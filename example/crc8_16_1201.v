==> flow/design.v <==
module crc #(
    parameter INPUT_WIDTH  = 8,
    parameter OUTPUT_WIDTH = 16,
    parameter INIT         = {16{1'b1}},
    parameter OUTPUT_XOR   = {16{1'b0}},
    parameter INPUT_INV    = 1'b0,
    parameter OUTPUT_INV   = 1'b0
) (
    input  wire [ (INPUT_WIDTH-1):0] data_in,
    input  wire                      crc_en,
    output wire [(OUTPUT_WIDTH-1):0] crc_out,
    input  wire                      rst,
    input  wire                      clk
);
    genvar ii;
    wire [ (INPUT_WIDTH-1):0] data_in_inv;
    wire [ (INPUT_WIDTH-1):0] data_in_inv_res;
    wire [(OUTPUT_WIDTH-1):0] crc_out_inv;
    wire [(OUTPUT_WIDTH-1):0] crc_out_inv_res;
    reg  [(OUTPUT_WIDTH-1):0] lfsr_q;
    reg  [(OUTPUT_WIDTH-1):0] lfsr_c;
    generate
        for (ii = 0; ii < INPUT_WIDTH; ii = ii + 1) begin
            assign data_in_inv[ii] = data_in[INPUT_WIDTH-ii-1];
        end
        for (ii = 0; ii < OUTPUT_WIDTH; ii = ii + 1) begin
            assign crc_out_inv[ii] = lfsr_q[OUTPUT_WIDTH-ii-1];
        end
    endgenerate
    assign data_in_inv_res = (INPUT_INV == 1'b1) ? (data_in_inv) : data_in;
    assign crc_out_inv_res = (OUTPUT_INV == 1'b1) ? (crc_out_inv) : lfsr_q;
    assign crc_out         = crc_out_inv_res ^ OUTPUT_XOR;
    always @(*) begin
        lfsr_c[0] = lfsr_q[8] ^ lfsr_q[12] ^ data_in_inv_res[0] ^ data_in_inv_res[4];
        lfsr_c[1] = lfsr_q[9] ^ lfsr_q[13] ^ data_in_inv_res[1] ^ data_in_inv_res[5];
        lfsr_c[2] = lfsr_q[10] ^ lfsr_q[14] ^ data_in_inv_res[2] ^ data_in_inv_res[6];
        lfsr_c[3] = lfsr_q[11] ^ lfsr_q[15] ^ data_in_inv_res[3] ^ data_in_inv_res[7];
        lfsr_c[4] = lfsr_q[12] ^ data_in_inv_res[4];
        lfsr_c[5] = lfsr_q[8] ^ lfsr_q[12] ^ lfsr_q[13] ^ data_in_inv_res[0] ^ data_in_inv_res[4] ^ data_in_inv_res[5];
        lfsr_c[6] = lfsr_q[9] ^ lfsr_q[13] ^ lfsr_q[14] ^ data_in_inv_res[1] ^ data_in_inv_res[5] ^ data_in_inv_res[6];
        lfsr_c[7] = lfsr_q[10] ^ lfsr_q[14] ^ lfsr_q[15] ^ data_in_inv_res[2] ^ data_in_inv_res[6] ^ data_in_inv_res[7];
        lfsr_c[8] = lfsr_q[0] ^ lfsr_q[11] ^ lfsr_q[15] ^ data_in_inv_res[3] ^ data_in_inv_res[7];
        lfsr_c[9] = lfsr_q[1] ^ lfsr_q[12] ^ data_in_inv_res[4];
        lfsr_c[10] = lfsr_q[2] ^ lfsr_q[13] ^ data_in_inv_res[5];
        lfsr_c[11] = lfsr_q[3] ^ lfsr_q[14] ^ data_in_inv_res[6];
        lfsr_c[12] = lfsr_q[4] ^ lfsr_q[8] ^ lfsr_q[12] ^ lfsr_q[15] ^ data_in_inv_res[0] ^ data_in_inv_res[4] ^ data_in_inv_res[7];
        lfsr_c[13] = lfsr_q[5] ^ lfsr_q[9] ^ lfsr_q[13] ^ data_in_inv_res[1] ^ data_in_inv_res[5];
        lfsr_c[14] = lfsr_q[6] ^ lfsr_q[10] ^ lfsr_q[14] ^ data_in_inv_res[2] ^ data_in_inv_res[6];
        lfsr_c[15] = lfsr_q[7] ^ lfsr_q[11] ^ lfsr_q[15] ^ data_in_inv_res[3] ^ data_in_inv_res[7];
    end  
    always @(posedge clk, posedge rst) begin
        if (rst) begin
            lfsr_q <= INIT;
        end else begin
            lfsr_q <= crc_en ? lfsr_c : lfsr_q;
        end
    end  
endmodule  
Reports on crc
Tool output for the design above, in the order of the flow.
Lines are those of the file above, counted from 1.
Operators carry their Yosys type and port widths (W data, S select, Z words).
Cell names lack the library's common part.
Not given: -
Design
  top module: crc
  clock port: clk
  standard-cell library: sky130hd
  timing corner: tt_025C_1v80

Word-level counts
Source: Yosys, flattened and elaborated, memories not mapped. Widths are those after wreduce; folded enables and synchronous resets count as part of the registers. Registers that Yosys merges into a memory's read port (data or address) are not register bits. Print and check cells do not count. Equal cells are merged and count once.
Word-level totals
  output and inout port bits: 16
  cells after elaboration: 54
  input bits: 11
  flip-flop bits (word level): 16
Cells by class
  bitwise gates (word level): 53
Operators by type and width (count)
  $xor A1 B1 Y1: 53

Logic depth
Depth = most cells in a row (Yosys ltp): at word level without a register or memory, in the mapped netlist without a sequential cell, where the memories' decode and read muxes count.
Logic depth
  depth after elaboration: 6
  ABC_AREA: 0
  mapped depth: 4
  gate-level depth less buffers: 4

After synthesis
The flow's flattened synthesis, as Yosys stat reports it; memories are mapped. The netlist is that of the ABC_AREA named above (0 if unset); the other value can give another one.
Mapped netlist
  mapped cells: 74
  buffer cells: 2
  synthesis area: 870.8 um^2
  flip-flops: 16
  sequential area: 420.4 um^2
Cell types
  dfstp_2: count 16, area in all 420.403 um^2
  xnor2_1: count 25, area in all 218.96 um^2
  a21oi_1: count 8, area in all 40.038 um^2
  mux2_2: count 3, area in all 33.782 um^2
  nor2_1: count 8, area in all 30.029 um^2
  xor2_1: count 3, area in all 26.275 um^2
  xnor3_1: count 1, area in all 22.522 um^2
  xnor2_2: count 1, area in all 16.266 um^2
  xor2_2: count 1, area in all 16.266 um^2
  mux2_4: count 1, area in all 15.014 um^2
  nor2b_1: count 2, area in all 12.512 um^2
  clkbuf_1: count 2, area in all 7.507 um^2
  nand2_1: count 2, area in all 7.507 um^2
  inv_1: count 1, area in all 3.754 um^2

Timing after synthesis
Source: OpenSTA report_checks on the synthesized netlist (no wires, ideal clock, input and output delay 20% of the period each), path of least setup slack; recovery checks are left aside. Register names are those of the netlist, which keeps one name where synthesis merged equal registers.
Timing after synthesis
  path type: register to register
  from: reg lfsr_q[15]
  to: reg lfsr_q[12]
  buffers on the path: 0
  period: 1.41 ns
  stages on the path: 5
  setup time: 0.075 ns
  path slack: 0.015 ns
  arrival time: 1.320 ns
  path delay: 1.395 ns
  required time: 1.335 ns
  launch time at the first pin: 0.000 ns
  synthesis period reached: 1.395 ns
"path delay" = arrival - input delay + setup time.
"stages on the path": output pins that drive a net of the path, with the launching flip-flop's if there is one; two outputs of one cell count as two.
"synthesis period reached" = period - worst setup slack (recovery checks aside). The figure is calculated, with input and output delays left at 20% of the set period.
Between the ends stands the longest chain of elaborated cells between them, by number of cells; it is not shown to be the way that was timed. Of several equally long chains one is given.
A line is the first line of the expression or statement that the cell stems from. Yosys adds cells for indexed reads and writes and turns some case tables into memories.
Between the ends, after synthesis
  cell sequence: dfstp_2 xnor2_2 xnor3_1 nand2_1 xnor2_1
  cells in the longest elaborated chain: 4
  elaborated cells between the ends (all ways): 4
  RTL lines with such cells: 1
  those cells by class: logic (4)
Ends and longest elaborated chain, after synthesis
  start: declaration: line 20  | reg  [(OUTPUT_WIDTH-1):0] lfsr_q;
  start: assignment: line 53  | lfsr_q <= INIT;
  start: assignment: line 55  | lfsr_q <= crc_en ? lfsr_c : lfsr_q;
  $xor A1 B1 Y1 (4 in a row): line 46  | lfsr_c[12] = lfsr_q[4] ^ lfsr_q[8] ^ lfsr_q[12] ^ lfsr_q[15] ^ data_in_inv_res[0] ^ data_in_inv_res[4] ^ data_ ...
  end: assignment: line 53
  end: assignment: line 55
  end: declaration: line 20

Path in the finished layout
Path of least setup slack in the final report of run 1 (OpenROAD, finished layout, wires in). Where an end is a register, its clock arrival counts in the times.
Timing after layout
  path type: register to register
  from: reg lfsr_q[11]
  to: reg lfsr_q[8]
  arrival time: 1.61 ns
  required time: 1.25 ns
  launch time at the first pin: 0.29 ns
  setup time: 0.06 ns
  stages on the path: 5
  period: 1.02 ns
  path slack: -0.36 ns
  buffers on the path: 0
Between the ends stands the longest chain of elaborated cells between them, by number of cells; it is not shown to be the way that was timed. Of several equally long chains one is given.
Between the ends, after layout
  cell sequence: dfstp_2 xor2_2 xor2_1 xnor2_1 mux2_4
  cells in the longest elaborated chain: 4
  elaborated cells between the ends (all ways): 4
  RTL lines with such cells: 1
  those cells by class: logic (4)
Ends and longest elaborated chain, after layout
  start: declaration: line 20  | reg  [(OUTPUT_WIDTH-1):0] lfsr_q;
  start: assignment: line 53  | lfsr_q <= INIT;
  start: assignment: line 55  | lfsr_q <= crc_en ? lfsr_c : lfsr_q;
  $xor A1 B1 Y1 (4 in a row): line 42  | lfsr_c[8] = lfsr_q[0] ^ lfsr_q[11] ^ lfsr_q[15] ^ data_in_inv_res[3] ^ data_in_inv_res[7];
  end: assignment: line 53
  end: assignment: line 55
  end: declaration: line 20

Subject: crc on sky130hd, stored results

Hello all,

Settings and measured results of 2 stored flow runs for module crc (sky130hd), not sorted in any way. The constraints put input and output delay at 20% of the set period each and load the outputs with 0.01 pF.
"achieved clock period (ns)" means the clock period less the worst setup slack. The figure is calculated, with input and output delays left at 20% of the set period.
"worst setup path time (ns)" means the part of the period allowed to the worst setup path (the constraints hold back 20% at inputs and 20% at outputs) less its slack; where the path has registers, the arrival times of their clocks count too.
By "finish__power__total" is meant OpenSTA's value without simulated activity: inputs other than the clock are taken to toggle once in ten clock periods, and the tool carries that through the logic.

Flow files of run 1
==> flow/run.sh <==
#!/bin/bash
# the make line also repeats the synthesis and layout settings of config.mk as NAME=value (left out here)
make -C /OpenROAD-flow-scripts/flow DESIGN_CONFIG=/design/flow/config.mk WORK_HOME=/design/flow/orfs CLKGATE_MAP_FILE= finish
==> flow/config.mk <==
export PLATFORM = sky130hd
export DESIGN_NAME = crc
export DESIGN_NICKNAME = crc
export VERILOG_FILES = /design/flow/design.v
export SDC_FILE = /design/flow/constraint.sdc
export NUM_CORES = 4
export LEC_CHECK = 0
export CAP_MARGIN = 20
export CORE_MARGIN = 2
export CORE_UTILIZATION = 40
export SLEW_MARGIN = 20
==> flow/constraint.sdc <==
create_clock -name core_clock -period 1.02 [get_ports {clk}]
set_input_delay 0.2040 -clock core_clock [delete_from_list [all_inputs] [get_ports {clk}]]
set_output_delay 0.2040 -clock core_clock [all_outputs]
set_load 0.01 [all_outputs]

report of run 1
yosys chip area after synthesis (um^2): 870.8
finish__design__die__area: 2566.4
finish__design__instance__utilization: 0.8375
finish__timing__setup__ws: -0.361
finish__timing__setup__tns: -6.422
finish__timing__hold__ws: 0.391
finish__power__total: 6.497e-03
achieved clock period (ns): 1.381
worst setup path time (ns): 1.38
worst setup path kind: register to register

Flow files of run 2
==> flow/run.sh <==
#!/bin/bash
# the make line also repeats the synthesis and layout settings of config.mk as NAME=value (left out here)
make -C /OpenROAD-flow-scripts/flow DESIGN_CONFIG=/design/flow/config.mk WORK_HOME=/design/flow/orfs CLKGATE_MAP_FILE= finish
==> flow/config.mk <==
export PLATFORM = sky130hd
export DESIGN_NAME = crc
export DESIGN_NICKNAME = crc
export VERILOG_FILES = /design/flow/design.v
export SDC_FILE = /design/flow/constraint.sdc
export NUM_CORES = 4
export LEC_CHECK = 0
export CAP_MARGIN = 20
export CORE_ASPECT_RATIO = 0.62
export CORE_MARGIN = 8
export CORE_UTILIZATION = 42
export CTS_CLUSTER_DIAMETER = 28
export GPL_ROUTABILITY_DRIVEN = 0
export HOLD_SLACK_MARGIN = 0.18
export PLACE_DENSITY_LB_ADDON = 0.15
export SETUP_SLACK_MARGIN = -0.12
export SLEW_MARGIN = 5
==> flow/constraint.sdc <==
create_clock -name core_clock -period 2.28 [get_ports {clk}]
set_input_delay 0.4560 -clock core_clock [delete_from_list [all_inputs] [get_ports {clk}]]
set_output_delay 0.4560 -clock core_clock [all_outputs]
set_load 0.01 [all_outputs]

report of run 2
yosys chip area after synthesis (um^2): 870.8
finish__design__die__area: 3828.4
finish__design__instance__utilization: 0.5963
finish__timing__setup__ws: 0.403
finish__timing__setup__tns: 0.000
finish__timing__hold__ws: 0.510
finish__power__total: 2.078e-03
achieved clock period (ns): 1.877
worst setup path time (ns): 1.42
worst setup path kind: register to output

Thanks
